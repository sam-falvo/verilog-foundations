==> flow/design.v <==
`default_nettype none
`timescale 1ns / 1ps
module async_bridge(
	input		clk_i,
	input		reset_i,
	input		cyc_i,
	input		stb_i,
	input		we_i,
	input	[1:0]	sel_i,
	input	[19:1]	adr_i,
	input	[15:0]	dat_i,
	output		ack_o,
	output	[15:0]	dat_o,
	output		stall_o,
	output		_sram_ce,
	output		_sram_we,
	output		_sram_oe,
	output		_sram_ub,
	output		_sram_lb,
	output	[19:1]	sram_a,
	output	[15:0]	sram_d_out,
	input	[15:0]	sram_d_in
);
	reg		transfer;
	reg	[1:0]	selects;
	reg		write;
	reg	[15:0]	data_in;
	reg	[19:1]	address;
	assign		ack_o = transfer;
	wire		sram_we = transfer & write & ~clk_i;
	wire		sram_oe = transfer & ~write & ~clk_i;
	assign		_sram_ce = 0;
	assign		_sram_we = ~sram_we;
	assign		_sram_oe = ~sram_oe;
	assign		_sram_ub = ~selects[1];
	assign		_sram_lb = ~selects[0];
	assign		dat_o = sram_oe ? sram_d_in : 0;
	assign		sram_a = address;
	assign		sram_d_out = data_in;
	assign		stall_o = 0;
	always @(posedge clk_i) begin
		transfer <= cyc_i & stb_i;
		selects <= sel_i;
		write <= we_i;
		address <= adr_i;
		data_in <= dat_i;
	end
endmodule
== Tool chain data of async_bridge ==
The steps from the RTL of async_bridge to its reports follow in flow order.
Line numbers count from 1 in the design file above.
Operators carry their Yosys type and port widths (W data, S select, Z words).
Cell names lack the library's common part.
A cell with - has no value.
Set-up
  top: async_bridge
  clock input: clk_i
  standard-cell library: sky130hd
  library corner: tt_025C_1v80

== Word level ==
Source: Yosys, flattened and elaborated, memories not mapped. Widths are those after wreduce; folded enables and synchronous resets count as part of the registers. Registers that Yosys merges into a memory's read port (data or address) are not register bits. Print and check cells do not count. Equal cells are merged and count once.
Cells by class
  bitwise gates (word level): 11
  muxes and demuxes: 1
Operators by type and width (number)
  $mux W16: 1
  $not A1 Y1: 6
  $and A1 B1 Y1: 5
Word-level totals
  output and inout port bits: 58
  cells after elaboration: 17
  bits of input ports: 58
  register bits after elaboration: 39

== Depth ==
Longest topological path by Yosys (ltp), each cell counted once; first at word level (registers and memories cut), then after technology mapping (sequential cells cut; the memories' decode and read muxes count).
Logic depth
  depth in word-level cells: 4
  ABC_AREA: 0
  depth in mapped cells: 2
  gate-level depth less buffers: 1

== After synthesis ==
Source: synth_stat.txt of the flow (Yosys; design flattened, memories mapped). It holds for the ABC_AREA given above (unset counts as 0); a run with the other value may have another netlist.
Mapped netlist
  buffers: 5
  cell count: 66
  flip-flop cells: 39
  chip area (Yosys): 0.001066 mm2
Cells by type
  dfxtp_1: number 39, total area 780.749 um2
  and4bb_1: number 8, total area 100.096 um2
  and4bb_2: number 7, total area 87.584 um2
  nor4bb_4: number 1, total area 25.024 um2
  buf_4: number 2, total area 15.014 um2
  buf_6: number 1, total area 11.261 um2
  or3b_1: number 1, total area 8.758 um2
  clkbuf_4: number 1, total area 7.507 um2
  inv_1: number 2, total area 7.507 um2
  nand3b_1: number 1, total area 7.507 um2
  and2_1: number 1, total area 6.256 um2
  buf_2: number 1, total area 5.005 um2
  conb_1: number 1, total area 3.754 um2

# Flow runs of async_bridge

async_bridge: 2 stored runs of the Yosys and OpenROAD flow on sky130hd. The settings differ; the order carries no meaning. The constraints put input and output delay at 20% of the set period each and load the outputs with 0.01 pF.

==> stored run 1: settings <==
{ "period_ns": 1.32, "CORE_UTILIZATION": 48, "SETUP_SLACK_MARGIN": 0.2, "PLACE_DENSITY": 0.65, "GPL_TIMING_DRIVEN": 1, "CTS_CLUSTER_SIZE": 82, "CTS_CLUSTER_DIAMETER": 202, "CAP_MARGIN": 0, "MIN_ROUTING_LAYER": "met2", "CORE_MARGIN": 2, "SLEW_MARGIN": 20 }
==> stored run 1: results <==
incomplete, placement halted on GPL-0301

==> stored run 2: settings <==
{ "period_ns": 1.86, "CORE_UTILIZATION": 59, "PLACE_DENSITY_LB_ADDON": 0.13, "CORE_MARGIN": 9, "CELL_PAD_IN_SITES_DETAIL_PLACEMENT": 0, "ABC_AREA": 1, "GPL_TIMING_DRIVEN": 0, "GPL_ROUTABILITY_DRIVEN": 0, "CTS_CLUSTER_SIZE": 65, "SLEW_MARGIN": 30, "CAP_MARGIN": 20 }
==> stored run 2: results <==
incomplete, placement halted on FLW-0024
